==> flow/design.v <==
`timescale 1ns / 1ps
module fifo_priority #(
    parameter DATA_WIDTH = 16,
    parameter DEPTH = 8,
    parameter ADDR_WIDTH = 3    
)(
    input wire clk,
    input wire rst,
    input wire hp_wr_en,
    input wire [DATA_WIDTH-1:0] hp_din,
    input wire lp_wr_en,
    input wire [DATA_WIDTH-1:0] lp_din,
    input wire rd_en,
    output reg [DATA_WIDTH-1:0] dout,
    output wire hp_empty,
    output wire lp_empty,
    output wire hp_full,
    output wire lp_full
);
reg [DATA_WIDTH-1:0] hp_mem [0:DEPTH-1];
reg [DATA_WIDTH-1:0] lp_mem [0:DEPTH-1];
reg [ADDR_WIDTH:0] hp_wr_ptr;
reg [ADDR_WIDTH:0] hp_rd_ptr;
reg [ADDR_WIDTH:0] lp_wr_ptr;
reg [ADDR_WIDTH:0] lp_rd_ptr;
always @(posedge clk) begin
    if (rst) begin
        hp_wr_ptr <= 0;
    end else if (hp_wr_en && !hp_full) begin
        hp_mem[hp_wr_ptr[ADDR_WIDTH-1:0]] <= hp_din;
        hp_wr_ptr <= hp_wr_ptr + 1;
    end
end
always @(posedge clk) begin
    if (rst) begin
        lp_wr_ptr <= 0;
    end else if (lp_wr_en && !lp_full) begin
        lp_mem[lp_wr_ptr[ADDR_WIDTH-1:0]] <= lp_din;
        lp_wr_ptr <= lp_wr_ptr + 1;
    end
end
always @(posedge clk) begin
    if (rst) begin
        dout <= 0;
        hp_rd_ptr <= 0;
        lp_rd_ptr <= 0;
    end else if (rd_en) begin
        if (!hp_empty) begin
            dout <= hp_mem[hp_rd_ptr[ADDR_WIDTH-1:0]];
            hp_rd_ptr <= hp_rd_ptr + 1;
        end else if (!lp_empty) begin
            dout <= lp_mem[lp_rd_ptr[ADDR_WIDTH-1:0]];
            lp_rd_ptr <= lp_rd_ptr + 1;
        end
    end
end
assign hp_empty = (hp_wr_ptr == hp_rd_ptr);
assign lp_empty = (lp_wr_ptr == lp_rd_ptr);
assign hp_full = (hp_wr_ptr[ADDR_WIDTH] != hp_rd_ptr[ADDR_WIDTH]) && 
                 (hp_wr_ptr[ADDR_WIDTH-1:0] == hp_rd_ptr[ADDR_WIDTH-1:0]);
assign lp_full = (lp_wr_ptr[ADDR_WIDTH] != lp_rd_ptr[ADDR_WIDTH]) && 
                 (lp_wr_ptr[ADDR_WIDTH-1:0] == lp_rd_ptr[ADDR_WIDTH-1:0]);
endmodule
* Reports on fifo_priority
What the tools print for fifo_priority, step after step. Line numbers count from 1 in the design file above. Operators carry their Yosys type and port widths (W data, S select, Z words). Library cell names are shortened. A cell with n/a has no value.
Inputs: top fifo_priority, clock input clk, library sky130hd, corner tt_025C_1v80

* Word level
Source: Yosys, flattened and elaborated, memories not mapped. Widths are those after wreduce. Print and check cells do not count. Equal cells are merged and count once. Yosys's memory passes give these memory sizes; they may raise the number of words (mostly to a power of two), join words into wider ones and drop unused or constant bits.
Bit counts: latch bits 0, cells after elaboration 47, clocked read ports x word width 32, memory cells 2, memory bits (read-only) 0, RAM bits 256, bits in registers 32
Operators by class: reductions and logical operators 9, equality and inequality tests 7, div/mod/pow operators 0, muxes and demuxes 18, $mul 0, shifts and indexed selects 0, bitwise gates (word level) 2, magnitude comparators 0, add/sub/neg operators 4
Memories:
- hp_mem | words 8, width 16, rd ports 1, write ports 1, line 20 | reg [DATA_WIDTH-1:0] hp_mem [0:DEPTH-1];
- lp_mem | words 8, width 16, rd ports 1, write ports 1, line 21 | reg [DATA_WIDTH-1:0] lp_mem [0:DEPTH-1];
Operators by type and width (number):
- $mux W16 | 6
- $mux W3 | 8
- $add A4 B1 Y4 const B | 4
- $eq A4 B4 Y1 | 2
- $eq A3 B3 Y1 | 2
- $logic_and A1 B1 Y1 | 4
- $reduce_and A2 Y1 | 2
- $mux W1 | 4
- $reduce_and A3 Y1 | 1
- $ne A1 B1 Y1 | 2
- $not A1 Y1 | 2
- $logic_not A1 Y1 | 2
- $ne A2 B2 Y1 const B | 1

* Depth
Longest topological path by Yosys (ltp), each cell counted once; first at word level (registers and memories cut), then after technology mapping (sequential cells cut; the memories' decode and read muxes count).
Logic depth: depth in word-level cells 6, ABC_AREA 0, gate-level depth with buffers 8, gate-level depth less buffers 6

* Mapped cells and area
The flow's flattened synthesis, as Yosys stat reports it; memories are mapped. The netlist is that of the ABC_AREA named above (0 if unset); the other value can give another one. The area totals of this step are shown rounded.
Cells by type (number):
- edfxtp_1 | 256
- mux4_1 | 32
- dfxtp_1 | 38
- mux4_2 | 32
- nor2_1 | 53
- a211oi_2 | 15
- mux2_2 | 16
- mux2i_1 | 18
- a21oi_2 | 15
- xor2_1 | 11
- buf_6 | 7
- xnor2_1 | 8
- buf_2 | 10
- ha_1 | 4
- nand3_1 | 8
- nor3_1 | 7
- buf_1 | 8
- buf_4 | 4
Not listed: further types 20, cells in them 48.
Mapped netlist: sequential part of the area 8448 µm², buffer cells 35, flip-flops 294, cell count 590, mapped area 11650 µm²

* Worst setup path after synthesis
OpenSTA on the mapped netlist: ideal clock, no wires. The path of least setup slack (recovery checks aside). Input and output delay are each 20% of the period. Register names are those of the netlist, which keeps one name where synthesis merged equal registers.
Timing path after synthesis: path type input -> register, start point input lp_wr_en, end point memory lp_mem[0][0], arrival time 2.849 ns, input delay 0.672 ns, library setup time 0.430 ns, time at the first pin 0.672 ns, stages on the path 4, required time 2.930 ns, path delay 2.607 ns, clock period 3.36 ns, slack 0.081 ns, period reached after synthesis 3.279 ns
"path delay" = arrival - input delay + setup time. "stages on the path": output pins that drive a net of the path, with the launching flip-flop's if there is one; two outputs of one cell count as two. "period reached after synthesis" is the clock period less the worst setup slack; recovery checks do not enter. This is arithmetic on one report: input and output delays are still those of the set period (20% each). Between the ends stands the longest chain of elaborated cells between them, by number of cells; it is not shown to be the way that was timed. Of several equally long chains one is given. A line is the first line of the expression or statement that the cell stems from. Yosys adds cells for indexed reads and writes and turns some case tables into memories. Only ways into the end's enable, where the timed path ends, are counted here.
On the way, after synthesis: path through inv_1 a41oi_1 nand2b_1 nor4_1, cells in the longest elaborated chain 3, elaborated cells on any way between the ends 5, RTL lines with such cells 2
Ends and longest elaborated chain, after synthesis:
- from (decl) | line 11 | input wire lp_wr_en,
- $logic_and A1 B1 Y1 | line 37 | end else if (lp_wr_en && !lp_full) begin
- $mux W3 | line 37
- $mux W3 | line 35 | if (rst) begin
- to (decl) | line 21 | reg [DATA_WIDTH-1:0] lp_mem [0:DEPTH-1];

* Timing after layout
From the final timing report of run 1: the path of least setup slack in the routed layout; clock arrival at registers is part of the times.
Timing path post-layout: path type register -> output, start point register lp_wr_ptr[2], end point output lp_empty, external output delay 0.62 ns, slack 0.24 ns, time at the first pin 0.54 ns, arrival time 2.24 ns, clock period 3.1 ns, required time 2.48 ns, stages on the path 5
Between the ends stands the longest chain of elaborated cells between them, by number of cells; it is not shown to be the way that was timed. Of several equally long chains one is given.
On the way, post-layout: path through dfxtp_1 xnor2_1 nand4_1 inv_1 clkdlybuf4s50_1, cells in the longest elaborated chain 1, elaborated cells on any way between the ends 1, RTL lines with such cells 1
Ends and longest elaborated chain, post-layout:
- from (decl) | line 24 | reg [ADDR_WIDTH:0] lp_wr_ptr;
- from (assign) | line 36 | lp_wr_ptr <= 0;
- from (assign) | line 39 | lp_wr_ptr <= lp_wr_ptr + 1;
- $eq A4 B4 Y1 | line 58 | assign lp_empty = (lp_wr_ptr == lp_rd_ptr);
- to (decl) | line 16 | output wire lp_empty,

Settings and measured results of 2 stored flow runs for module fifo_priority (sky130hd), not sorted in any way. The constraints put input and output delay at 20% of the set period each and load the outputs with 0.01 pF.
"period achieved" is the run's clock period less its worst setup slack. It is reckoned from that one timing run; input and output delays stay at 20% of the period that was set.
Measured values are rounded.

* Run 1 | settings: period_ns 3.1; CAP_MARGIN 20; CORE_MARGIN 2; CORE_UTILIZATION 40; SLEW_MARGIN 20 | results: period achieved 2.859 ns; utilization after routing 0.477; chip area in the Yosys report 11650 µm²; worst hold slack in the final report 0.468 ns; setup slack of the worst path 0.241 ns; area inside the die boundary 30510 µm²
* Run 2 | settings: period_ns 3.43; CORE_UTILIZATION 65; PLACE_DENSITY_LB_ADDON 0.13; TNS_END_PERCENT 95; GPL_ROUTABILITY_DRIVEN 1; CAP_MARGIN 20; CORE_MARGIN 2; SLEW_MARGIN 20 | results: period achieved 2.878 ns; utilization after routing 0.772; chip area in the Yosys report 11650 µm²; worst hold slack in the final report 0.515 ns; setup slack of the worst path 0.552 ns; area inside the die boundary 19010 µm²
